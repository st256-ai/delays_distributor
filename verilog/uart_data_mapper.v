==> flow/design.v <==
module uart_data_mapper(
	input wire i_clk,
	input wire [7:0] i_rx_data,
	input wire i_rx_ready,
	output wire [2:0] o_current_byte_num,
	output reg [7:0] o_periods_to_process,
	output reg [2:0] o_phasecounterselect_1,
	output reg [2:0] o_phasecounterselect_2,
	output reg o_pll_to_update,
	output reg o_phaseupdown,
	output reg o_shift_ready
);
localparam [7:0] INIT = 8'b00000000;
localparam [7:0] BASE = 8'b00110000;
localparam [7:0] STOP_SIGNAL = 8'b01110011;
localparam [2:0] INIT_COUNTER = 3'b110;
wire [7:0] mapped_rx_data;
wire [2:0] reduced_rx_data;
reg [2:0] current_byte_num;
reg prev_i_rx_ready;
reg prev_o_shift_ready;
initial begin
	current_byte_num <= 3'b000;
	prev_i_rx_ready <= 1'b0;
	prev_o_shift_ready <= 1'b0;
	o_phasecounterselect_1 <= INIT_COUNTER;
	o_phasecounterselect_2 <= INIT_COUNTER;
	o_periods_to_process <= INIT;
	o_pll_to_update <= 1'b0;
	o_shift_ready <= 1'b0;
	o_phaseupdown <= 1'b1;
end
assign o_current_byte_num = current_byte_num;
assign mapped_rx_data = i_rx_data - BASE;
assign reduced_rx_data = mapped_rx_data[2:0];
always @(posedge i_clk) begin
	if (o_shift_ready == 1'b1 && prev_o_shift_ready == 1'b1) begin
		o_shift_ready <= 1'b0;
	end
	if (i_rx_ready == 1'b1 && prev_i_rx_ready == 1'b0) begin
		if (current_byte_num == 3'b000) begin
			o_periods_to_process <= INIT;
			if (reduced_rx_data < 3'b100) begin
				o_phasecounterselect_1 <= reduced_rx_data + 3'b010;
				o_pll_to_update <= 1'b0;
			end else begin
				o_phasecounterselect_2 <= reduced_rx_data - 3'b010;
				o_pll_to_update <= 1'b1;
			end
		end
		if (current_byte_num == 3'b001) begin
			o_phaseupdown <= mapped_rx_data[0];
		end
		if (current_byte_num > 3'b001) begin
			if (i_rx_data == STOP_SIGNAL && o_periods_to_process != INIT)
				o_shift_ready <= 1'b1;
			else
				o_periods_to_process <= 8'b00001010 * o_periods_to_process + mapped_rx_data;
		end
		if (i_rx_data == STOP_SIGNAL)
			current_byte_num <= 3'b000;
		else
			current_byte_num <= current_byte_num + 3'b001;
	end
	prev_i_rx_ready <= i_rx_ready;
	prev_o_shift_ready <= o_shift_ready;
end 
endmodule
module uart_data_mapper_testbench();
	localparam [7:0] INITIAL_PERIODS_NUM = 8'b00110101;
	localparam [7:0] BASE = 8'b00110000;
	localparam [7:0] STOP_SIGNAL = 8'b01110011;
	localparam [2:0] INITIAL_COUNTER = 3'b110;
	reg i_clk;
	reg [7:0] i_rx_data;
	reg i_rx_ready;
	wire [2:0] o_current_byte_num;
	wire [7:0] o_periods_to_process;
	wire [2:0] o_phasecounterselect_1;
	wire [2:0] o_phasecounterselect_2;
	wire o_phaseupdown;
	wire o_pll_to_update;
	wire o_shift_ready;
	reg [7:0] _counter;
	reg [7:0] _gener_num_counter;
	uart_data_mapper uart_data_mapper(
       .i_clk(i_clk),
		 .i_rx_data(i_rx_data),
	    .i_rx_ready(i_rx_ready),
	    .o_current_byte_num(o_current_byte_num),
	    .o_periods_to_process(o_periods_to_process),
	    .o_phasecounterselect_1(o_phasecounterselect_1),
	    .o_phasecounterselect_2(o_phasecounterselect_2),
	    .o_pll_to_update(o_pll_to_update),
		 .o_phaseupdown(o_phaseupdown),
	    .o_shift_ready(o_shift_ready)
	);
	initial begin                                                  
		i_clk <= 1'b0;
		i_rx_data <= BASE;
		i_rx_ready <= 1'b0;
		_counter <= BASE;
		_gener_num_counter <= BASE;
	end
	always
		#20  i_clk = !i_clk;  
	always begin
		#200;
		_gener_num_counter <= _counter & 7;
		i_rx_data <= BASE + _gener_num_counter;
		i_rx_ready <= 1'b1;
		#40;
		i_rx_ready <= 1'b0;
		#200;
		i_rx_data <= BASE;
		i_rx_ready <= 1'b1;
		#40;
		i_rx_ready <= 1'b0;
		#320;
		i_rx_data <= _counter;
		_counter <= _counter + 1'b1;
		i_rx_ready <= 1'b1;
		#40;
		i_rx_ready <= 1'b0;
		#320;
		i_rx_data <= STOP_SIGNAL;
		i_rx_ready <= 1'b1;
		#40;
		i_rx_ready <= 1'b0;
	end
endmodule
* Reports on uart_data_mapper
The steps from the RTL of uart_data_mapper to its reports follow in flow order.
Lines are those of the file above, counted from 1.
Operators carry their Yosys type and port widths (W data, S select, Z words).
Cell names lack the library's common part.
A cell with - has no value.
- Design top :: uart_data_mapper
- Clock input :: i_clk
- Standard-cell library :: sky130hd
- Corner :: tt_025C_1v80

* Word-level counts
Counts by Yosys on the flattened word-level netlist (proc, flatten, opt, wreduce; memories kept). Register bits leave out memories and registers merged into their read ports (data or address); mux counts leave out enables and synchronous resets folded into registers. Print and check cells are left out. Cells with the same type and inputs are merged into one.
- Flip-flop bits (word level) :: 22
- Bits in latches :: 0
- RAM bits :: 0
- Memory bits (read-only) :: 0
- Word width x clocked read ports :: 0
- Memories kept :: 0
- Bits of input ports :: 10
- Cells after elaboration :: 38
- Add/subtract/negate cells :: 5
- Multiply operators :: 1
- Divide/modulo/power cells :: 0
- Order comparisons :: 2
- Equal/unequal tests :: 2
- Shifts and indexed selects :: 0
- Muxes and demuxes :: 8
- Bitwise logic cells :: 2
- Reduce/logical cells :: 9
** Operators by type and width (number)
- $mul A3 B8 Y7 const A :: 1
- $mux W8 :: 3
- $sub A8 B6 Y8 const B :: 1
- $eq A8 B7 Y1 const B :: 1
- $add A8 B8 Y8 :: 1
- $reduce_bool A8 Y1 :: 1
- $reduce_and A3 Y1 :: 2
- $mux W1 :: 5
- $reduce_and A2 Y1 :: 2
- $logic_and A1 B1 Y1 :: 3
- $add A3 B1 Y3 const B :: 1
- $gt A3 B1 Y1 const B :: 1
- $eq A3 B1 Y1 const B :: 1
- $add A3 B2 Y3 const B :: 1
- $sub A3 B2 Y3 const B :: 1
- $lt A3 B3 Y1 const B :: 1
- $logic_not A3 Y1 :: 1
- $not A1 Y1 :: 2

* Logic depth
Yosys ltp: most cells in a row. Word level: on the elaborated netlist, between registers, memories and ports. Mapped: between sequential cells and ports; inverters and the memories' decode and read muxes count.
- Depth in word-level cells :: 5
- ABC_AREA :: 0
- Depth in mapped cells :: 9

* Netlist
Source: synth_stat.txt of the flow (Yosys; design flattened, memories mapped). It holds for the ABC_AREA given above (unset counts as 0); a run with the other value may have another netlist.
The area totals of this step are shown rounded.
** Cells by type
- edfxtp_1 :: number 19, total area 570.547 um^2
- ha_1 :: number 17, total area 212.704 um^2
- xnor2_1 :: number 7, total area 61.309 um^2
- dfxtp_1 :: number 3, total area 60.058 um^2
- o21ai_2 :: number 5, total area 43.792 um^2
- fa_1 :: number 2, total area 40.038 um^2
- inv_1 :: number 10, total area 37.536 um^2
- nand2_1 :: number 9, total area 33.782 um^2
- nand2_2 :: number 5, total area 31.28 um^2
- xor2_1 :: number 3, total area 26.275 um^2
- a21oi_1 :: number 5, total area 25.024 um^2
- xnor3_1 :: number 1, total area 22.522 um^2
- buf_12 :: number 1, total area 20.019 um^2
- mux2i_1 :: number 2, total area 20.019 um^2
- nor2_1 :: number 5, total area 18.768 um^2
- a21o_1 :: number 2, total area 15.014 um^2
- o21a_1 :: number 2, total area 15.014 um^2
- o221ai_2 :: number 1, total area 15.014 um^2
Other cell types: 19; their cells: 23.
- Standard cells after synthesis :: 122
- Mapped area :: 1440 um^2
- Sequential area :: 631 um^2
- Flip-flop cells :: 22
- Buffer cells :: 3

* Path before layout
Source: OpenSTA report_checks on the synthesized netlist (no wires, ideal clock, input and output delay 20% of the period each), path of least setup slack; recovery checks are left aside. Register names are those of the netlist, which keeps one name where synthesis merged equal registers.
- Kind :: reg-to-reg
- Start :: reg o_periods_to_process[1]
- End :: reg o_periods_to_process[7]
- Period :: 3.6 ns
- Setup time :: 0.266 ns
- Launch time at the first pin :: 0.000 ns
- Arrival :: 2.384 ns
- Slack :: 0.950 ns
- Delay of the path :: 2.650 ns
- Stages on the path :: 10
- Buffers on the path :: 0
- Synthesis period reached :: 2.65 ns
"delay of the path" = arrival - input delay + setup time.
"stages on the path": output pins that drive a net of the path, with the launching flip-flop's if there is one; two outputs of one cell count as two.
"synthesis period reached" is the clock period less the worst setup slack; recovery checks do not enter. This is arithmetic on one report: input and output delays are still those of the set period (20% each).
Between the ends stands the longest chain of elaborated cells between them, by number of cells; it is not shown to be the way that was timed. Of several equally long chains one is given.
Each line given opens the expression or statement behind the cell; cells for indexed reads and writes are added by Yosys, which also makes memories of some case tables.
- Cell sequence :: edfxtp_1 -> ha_1 -> ha_1 -> fa_1 -> ha_1 -> o21a_1 -> o31a_1 -> o21a_1 -> o21ai_1 -> o221ai_2
- Length of the longest elaborated chain :: 4
- Elaborated cells on any way between the ends :: 6
** RTL lines, path post-synthesis
- from (decl) :: line 6 : output reg [7:0] o_periods_to_process,
- from (assign) :: line 42 : o_periods_to_process <= INIT;
- from (assign) :: line 58 : o_periods_to_process <= 8'b00001010 * o_periods_to_process + mapped_rx_data;
- $mul A3 B8 Y7 :: line 58
- $add A8 B8 Y8 :: line 58
- $mux W8 :: line 55 : if (i_rx_data == STOP_SIGNAL && o_periods_to_process != INIT)
- $mux W8 :: line 54 : if (current_byte_num > 3'b001) begin
- to (assign) :: line 42
- to (assign) :: line 58
- to (decl) :: line 6

* Timing after layout
From the final timing report of run 1: the path of least setup slack in the routed layout; clock arrival at registers is part of the times.
- Kind :: reg-to-reg
- Start :: reg o_periods_to_process[1]
- End :: reg o_periods_to_process[7]
- Period :: 2.99 ns
- Setup time :: 0.24 ns
- Launch time at the first pin :: 0.31 ns
- Arrival :: 2.84 ns
- Slack :: 0.21 ns
- Stages on the path :: 10
- Buffers on the path :: 0
Between the ends stands the longest chain of elaborated cells between them, by number of cells; it is not shown to be the way that was timed. Of several equally long chains one is given.
- Cell sequence :: edfxtp_1 -> ha_1 -> ha_1 -> fa_1 -> ha_1 -> o21a_1 -> o31a_1 -> o21a_1 -> o21ai_1 -> o221ai_2
- Length of the longest elaborated chain :: 4
- Elaborated cells on any way between the ends :: 6
** RTL lines, path post-layout
- from (decl) :: line 6 : output reg [7:0] o_periods_to_process,
- from (assign) :: line 42 : o_periods_to_process <= INIT;
- from (assign) :: line 58 : o_periods_to_process <= 8'b00001010 * o_periods_to_process + mapped_rx_data;
- $mul A3 B8 Y7 :: line 58
- $add A8 B8 Y8 :: line 58
- $mux W8 :: line 55 : if (i_rx_data == STOP_SIGNAL && o_periods_to_process != INIT)
- $mux W8 :: line 54 : if (current_byte_num > 3'b001) begin
- to (assign) :: line 42
- to (assign) :: line 58
- to (decl) :: line 6

Flow measurements of uart_data_mapper on sky130hd: 2 stored runs with different settings, listed in no order. Input and output delays are each 20% of the period that was set; the output load is 0.01 pF.
"clock period reached" = clock period - worst setup slack. The figure is calculated, with input and output delays left at 20% of the set period.
"allowed time less slack (worst setup path)": the worst setup path's part of the clock period (all of it between registers, 20% less for each end at a port) less its slack. A launch clock that arrives late makes it longer, a capture clock that arrives late makes it shorter.
"power": no workload was simulated; the value follows from the tool's default switching activity.
The results are shown rounded.

** Run 1
- Settings :: period_ns=2.99; CORE_UTILIZATION=48; PLACE_DENSITY_LB_ADDON=0.22; CELL_PAD_IN_SITES_GLOBAL_PLACEMENT=1; CTS_CLUSTER_SIZE=98; CTS_CLUSTER_DIAMETER=332; MIN_ROUTING_LAYER=met1; MAX_ROUTING_LAYER=met4; CAP_MARGIN=20; CORE_MARGIN=2; SLEW_MARGIN=20
- Power :: 938 uW
- Worst hold slack after layout :: 0.404 ns
- Standard-cell area after routing :: 1820 um^2
- Total negative slack :: 0.000 ns
- Allowed time less slack (worst setup path) :: 2.78 ns
- Worst setup path type :: reg-to-reg
- Utilization after layout :: 64.8 %
- Setup slack of the worst path :: 0.210 ns
- Area of the die :: 3440 um^2
- Netlist area reported by Yosys :: 1440 um^2
- Clock period reached :: 2.780 ns

** Run 2
- Settings :: period_ns=3.8; CORE_UTILIZATION=66; PLACE_DENSITY_LB_ADDON=0.25; HOLD_SLACK_MARGIN=0.24; CORE_ASPECT_RATIO=0.97; CORE_MARGIN=8; CELL_PAD_IN_SITES_GLOBAL_PLACEMENT=3; CELL_PAD_IN_SITES_DETAIL_PLACEMENT=2; GPL_TIMING_DRIVEN=0; CTS_CLUSTER_SIZE=95; CTS_CLUSTER_DIAMETER=238; MAX_ROUTING_LAYER=met5; CAP_MARGIN=20; SLEW_MARGIN=20
- Outcome :: incomplete, placement halted on FLW-0024
